==> flow/design.v <==
module dsig_top #(
    parameter DATA_BITS = 24,   		 
    parameter BAUD_RATE = 9600,		 
    parameter CLK_FREQ  = 50000000	 
) (
	(*chip_pin= "23"*)  input wire clk_i,		 
   (*chip_pin= "25"*)  input wire rstn_i,		 
   (*chip_pin= "115"*) input wire rx_i,     	 
   (*chip_pin= "114"*) output wire tx_o     	 
);
	 uart_top #(
        .DATA_BITS	(DATA_BITS	),
		  .BAUD_RATE	(BAUD_RATE	),
		  .CLK_FREQ		(CLK_FREQ	)
    ) uart_top_inst (
        .clk_i  		(clk_i	),
        .rstn_i		(rstn_i	),
        .rx_i  		(rx_i		),
		  .tx_o  		(tx_o		)
    );
endmodule
module uart_rx #(
	parameter BAUD_RATE = 9600,		 
   parameter CLK_FREQ  = 50000000	 
) (
	input wire rstn_i,
	input wire clk_i,
	input wire rx_i,
	output reg [7:0]rx_byte_o,
	output reg rbyte_ready_o
	);
	localparam RCONST = 5208;
	reg [15:0]cnt;
	reg [3:0]num_bits;  
	always @(posedge clk_i or negedge rstn_i)
	begin
		 if (!rstn_i)
			  cnt <= 0;
		 else
		 begin
			  if (cnt == RCONST || num_bits==9)
					cnt <= 0;
			  else
					cnt <= cnt + 1'b1;
		 end
	end
	reg [7:0]shift_reg;  
	always @(posedge clk_i or negedge rstn_i)
	begin
		 if (!rstn_i)
		 begin
			  num_bits <= 0;
			  shift_reg <= 0;
		 end
		 else
		 begin
			  if (num_bits==9 && rx_i==1'b0)
					num_bits <= 0;
			  else
			  if (cnt == RCONST)
					num_bits <= num_bits + 1'b1;
			  if (cnt == RCONST/2)
					shift_reg <= {rx_i,shift_reg[7:1]};
		 end
	end
	always @(posedge clk_i or negedge rstn_i)
		 if (!rstn_i)
		 begin
			  rx_byte_o <= 0;
		 end
		 else
		 begin    
		 if (num_bits==9)
			  rx_byte_o <= shift_reg[7:0];
		 end
	reg [1:0]flag;
	always @(posedge clk_i or negedge rstn_i)
		 if (!rstn_i)
			  flag <= 2'b00;
		 else
			  flag <= {flag[0],(num_bits==9)};
	always @*
		 rbyte_ready_o = (flag==2'b01);
endmodule
module uart_top #(
	parameter DATA_BITS = 24,   		 
	parameter BAUD_RATE = 9600,		 
	parameter CLK_FREQ  = 50000000	 
) (
	input wire rstn_i,
	input wire clk_i,
	input wire rx_i,
	output wire tx_o
	);
	reg [DATA_BITS-1:0] data_reg; 		 
	reg [DATA_BITS-1:0] sent_data_reg; 	 
	reg [7:0] sbyte_i;						 
	reg [1:0] byte_count;     				 
	reg [2:0] sent_byte_count;   			 
	reg data_ready;           				 
	reg tx_start_i;             			 
	reg rx_clk_en;								 
	reg data_almost_ready;					 
	reg data_almost_finally_ready;		 
	wire [7:0] rx_byte_o; 					 
	wire rbyte_ready_o; 						 
	wire tx_busy_o;             			 
	wire rx_clk_i;								 
	assign rx_clk_i = rx_clk_en ? clk_i : 1'b0;
	uart_rx #(
	  .BAUD_RATE		(BAUD_RATE		),
	  .CLK_FREQ			(CLK_FREQ		)
	) uart_rx_inst (
	  .rstn_i			(rstn_i			),
	  .clk_i				(rx_clk_i		),
	  .rx_i				(rx_i				),
	  .rx_byte_o		(rx_byte_o		),
	  .rbyte_ready_o	(rbyte_ready_o	)
	);
	uart_tx #(
	  .BAUD_RATE	(BAUD_RATE	),
	  .CLK_FREQ		(CLK_FREQ	)
	) uart_tx_inst (
	  .rstn_i		(rstn_i		),
	  .clk_i			(clk_i		),
	  .sbyte_i		(sbyte_i		),
	  .send_i		(tx_start_i	),
	  .tx_o			(tx_o			),
	  .busy_o		(tx_busy_o	)
	);
	always @(posedge clk_i or negedge rstn_i)
	begin
	  if (!rstn_i)
	  begin
			data_reg <= 0;
			sent_data_reg <= 0;
			byte_count <= 0;
			data_ready <= 0;
			tx_start_i <= 0;
			rx_clk_en <= 1;
			sent_byte_count <= 0;
			sbyte_i <= 0;
			data_almost_ready <= 0;
			data_almost_finally_ready <= 0;
	  end else if (rbyte_ready_o && !data_almost_ready)
	  begin
			data_reg <= {data_reg[15:0], rx_byte_o};   
			byte_count <= byte_count + 1'b1;
			if (byte_count == 3)
			begin
				 data_almost_ready <= 1;
				 rx_clk_en <= 0;	 
			end
	  end else if (data_almost_ready && !data_almost_finally_ready)
	  begin
			data_almost_finally_ready <= 1;
			sent_data_reg <= data_reg;
	  end else if (data_almost_finally_ready && !data_ready)
	  begin
			data_ready <= 1;
			tx_start_i <= 1;
	  end else if (data_ready && !tx_busy_o && sent_byte_count < 3)
	  begin
			tx_start_i <= 1;
			data_ready <= 0;   
			sent_byte_count <= sent_byte_count + 1'b1;
			sbyte_i <= sent_data_reg[23:16];
			sent_data_reg <= {sent_data_reg[15:0], {8{1'b0}}};
	  end else
	  begin
			tx_start_i <= 0;
	  end
	end
endmodule
module uart_tx #(
	parameter BAUD_RATE = 9600,		 
   parameter CLK_FREQ  = 50000000	 
) (
	input wire rstn_i,
	input wire clk_i,    
	input wire [7:0]sbyte_i,
	input wire send_i,
	output reg tx_o,
	output reg busy_o 
	);
	localparam RCONST = 5208;
	reg [8:0]send_reg;
	reg [3:0]send_num;
	reg [15:0]send_cnt;
	wire send_time; 
	assign send_time = (send_cnt == RCONST);
	always @(posedge clk_i or negedge rstn_i)
	begin
		 if (!rstn_i)
		 begin
			  send_reg <= 0;
			  send_num <= 0;
			  send_cnt <= 0;
		 end
		 else
		 begin
			  if (send_i)
					send_cnt <= 0;
			  else
					if (send_time)
						 send_cnt <= 0;
					else
						 send_cnt <= send_cnt + 1'b1;
			  if (send_i)
			  begin
					send_reg <= {sbyte_i,1'b0};
					send_num <= 0;
			  end
			  else 
			  if (send_time && send_num!=10)
			  begin
					send_reg <= {1'b1,send_reg[8:1]};
					send_num <= send_num + 1'b1;
			  end
		 end
	end
	always @*
	begin
		 busy_o = (send_num!=10);
		 tx_o = send_reg[0];
	end
endmodule
== Tool chain data of dsig_top ==
What the tools print for dsig_top, step after step.
Line numbers count from 1 in the design file above.
Cell names lack the library's common part.
A cell with n/a has no value.

* Top module: dsig_top
* Clock: clk_i
* Cell library: sky130hd
* Timing corner: tt_025C_1v80

== Word level ==
Source: Yosys, flattened and elaborated, memories not mapped. Widths are those after wreduce. Registers that Yosys merges into a memory's read port (data or address) are not register bits. Print and check cells do not count. Equal cells are merged and count once.

* $add $sub $neg: 6
* $mul: 0
* Div/mod/pow operators: 0
* Magnitude comparators: 1
* Equal/unequal tests: 8
* Shift operators: 0
* Mux-type cells: 17
* Bitwise logic cells: 4
* Reductions and logical operators: 22

{| class="wikitable"
|+ Operators by type and width
! operator !! count
|-
| 2-to-1 mux 24 bit || 3
|-
| 2-to-1 mux 16 bit || 3
|-
| adder 16 x 1 -> 16 bit (second input constant) || 2
|-
| equality test 16 x 13 -> 1 bit (second input constant) || 2
|-
| 2-to-1 mux 9 bit || 2
|-
| equality test 16 x 12 -> 1 bit (second input constant) || 1
|-
| 2-to-1 mux 4 bit || 4
|-
| nonzero test 2 bit || 4
|-
| adder 4 x 1 -> 4 bit (second input constant) || 2
|-
| logical AND 1 bit || 7
|-
| AND reduction 2 bit || 3
|-
| AND reduction 3 bit || 2
|-
| 2-to-1 mux 1 bit || 5
|-
| NOT 1 bit || 4
|-
| zero test 1 bit || 4
|-
| equality test 4 bit (second input constant) || 1
|-
| inequality test 4 bit (second input constant) || 1
|-
| AND reduction 4 bit || 1
|-
| adder 3 x 1 -> 3 bit (second input constant) || 1
|-
| less-than comparator 3 x 2 -> 1 bit (second input constant) || 1
|-
| adder 2 x 1 -> 2 bit (second input constant) || 1
|-
| equality test 2 x 1 -> 1 bit (second input constant) || 1
|-
| inequality test 2 x 1 -> 1 bit (second input constant) || 1
|-
| equality test 2 bit (second input constant) || 1
|-
| logical OR 1 bit || 1
|}

* Flip-flop bits (word level): 133
* Bits in latches: 0
* Bits in writable memories: 0
* ROM bits: 0
* Word width x clocked read ports: 0
* Memories kept: 0
* Bits of input ports: 3
* Output and inout port bits: 1
* Cells after elaboration: 76

== Longest topological paths ==
Longest topological path by Yosys (ltp), each cell counted once; first at word level (registers and memories cut), then after technology mapping (sequential cells cut; the memories' decode and read muxes count).

* Depth in word-level cells: 7
* ABC_AREA: 0
* Depth in mapped cells: 8
* Depth with buffers taken out: 6

== Mapped cells and area ==
The flow's flattened synthesis, as Yosys stat reports it; memories are mapped. The netlist is that of the ABC_AREA named above (0 if unset); the other value can give another one.
Totals and module areas in this step are rounded.

{| class="wikitable"
|+ Cells by type
! type !! count !! area in all (um2)
|-
| dfrtp_1 || 132 || 3.3E+03
|-
| nand2_1 || 115 || 431.664
|-
| mux2_2 || 17 || 191.434
|-
| xnor2_1 || 21 || 183.926
|-
| o221a_2 || 16 || 180.173
|-
| nor2_1 || 35 || 131.376
|-
| ha_1 || 10 || 125.12
|-
| nand2b_1 || 18 || 112.608
|-
| a21oi_1 || 18 || 90.086
|-
| nand3_1 || 16 || 80.077
|-
| o21ai_0 || 16 || 80.077
|-
| a22o_1 || 8 || 70.067
|-
| xor2_1 || 8 || 70.067
|-
| buf_2 || 12 || 60.058
|-
| a31oi_1 || 9 || 56.304
|-
| nor2b_1 || 9 || 56.304
|-
| clkbuf_1 || 14 || 52.55
|-
| inv_1 || 14 || 52.55
|}

Not listed: further types 34, cells in them 68.

* Cells in the netlist: 556
* Cell area after synthesis: 0.005879 mm2
* Sequential area: 0.003329 mm2
* Mapped flip-flops: 133
* Buffers: 27

By module: a second synthesis without flattening, with its own total; a netlist apart from the flattened one above.

* Cells (unflattened synthesis): 502
* Area total of the unflattened synthesis: 0.005934 mm2

Rows give one instance, submodules left out.

{| class="wikitable"
|+ By module
! module !! instances !! cells !! area (mm2) !! seq. area (mm2)
|-
| uart_top || 1 || 175 || 0.002688 || 0.001653
|-
| uart_rx || 1 || 165 || 0.001719 || 0.0009509
|-
| uart_tx || 1 || 162 || 0.001528 || 0.0007257
|-
| dsig_top || 1 || 0 || 0 || 0
|}

Subject: dsig_top on sky130hd, stored results

Hello all,

dsig_top through Yosys and OpenROAD on sky130hd: 2 stored runs, unordered, with their settings and measured results. The constraints put input and output delay at 20% of the set period each and load the outputs with 0.01 pF.
By "clock period reached" is meant the clock period of the run minus its worst setup slack. This is arithmetic on one report: input and output delays are still those of the set period (20% each).
"critical setup path time": the worst setup path's part of the clock period (all of it between registers, 20% less for each end at a port) less its slack. A launch clock that arrives late makes it longer, a capture clock that arrives late makes it shorter.
"total power of the final layout": no workload was simulated; the value follows from the tool's default switching activity.
"critical setup path time" is known to 10 ps.
The measured numbers are rounded.

=== Flow run 1 ===
{| class="wikitable"
! Setting !! Value
|-
| period_ns || 1.53
|-
| CORE_UTILIZATION || 42
|-
| PLACE_DENSITY_LB_ADDON || 0.14
|-
| CELL_PAD_IN_SITES_DETAIL_PLACEMENT || 2
|-
| TNS_END_PERCENT || 35
|-
| CTS_CLUSTER_SIZE || 86
|-
| CAP_MARGIN || 25
|-
| SLEW_MARGIN || 40
|-
| MAX_ROUTING_LAYER || met4
|-
| CORE_MARGIN || 2
|-
! Result !! Value
|-
| Area inside the die boundary || 0.01496 mm2
|-
| Total negative setup slack || -16500 ps
|-
| Netlist area reported by Yosys || 0.005879 mm2
|-
| Worst setup slack after layout || -348 ps
|-
| Critical setup path time || 1880 ps
|-
| Worst setup path type || register to register
|-
| Total power of the final layout || 5.585 mW
|-
| Clock period reached || 1878 ps
|-
| Utilization after routing || 58.6 %
|-
| Standard-cell area after layout || 0.008075 mm2
|}

=== Flow run 2 ===
{| class="wikitable"
! Setting !! Value
|-
| period_ns || 1.05
|-
| CORE_UTILIZATION || 57
|-
| SETUP_SLACK_MARGIN || 0.0
|-
| CORE_ASPECT_RATIO || 1.77
|-
| CORE_MARGIN || 7
|-
| CELL_PAD_IN_SITES_GLOBAL_PLACEMENT || 3
|-
| CELL_PAD_IN_SITES_DETAIL_PLACEMENT || 2
|-
| TNS_END_PERCENT || 90
|-
| GPL_TIMING_DRIVEN || 0
|-
| GPL_ROUTABILITY_DRIVEN || 1
|-
| CTS_CLUSTER_DIAMETER || 165
|-
| CAP_MARGIN || 25
|-
| SLEW_MARGIN || 5
|-
| MIN_ROUTING_LAYER || met1
|}
No final report: placement broke off with GPL-0301.

Thanks
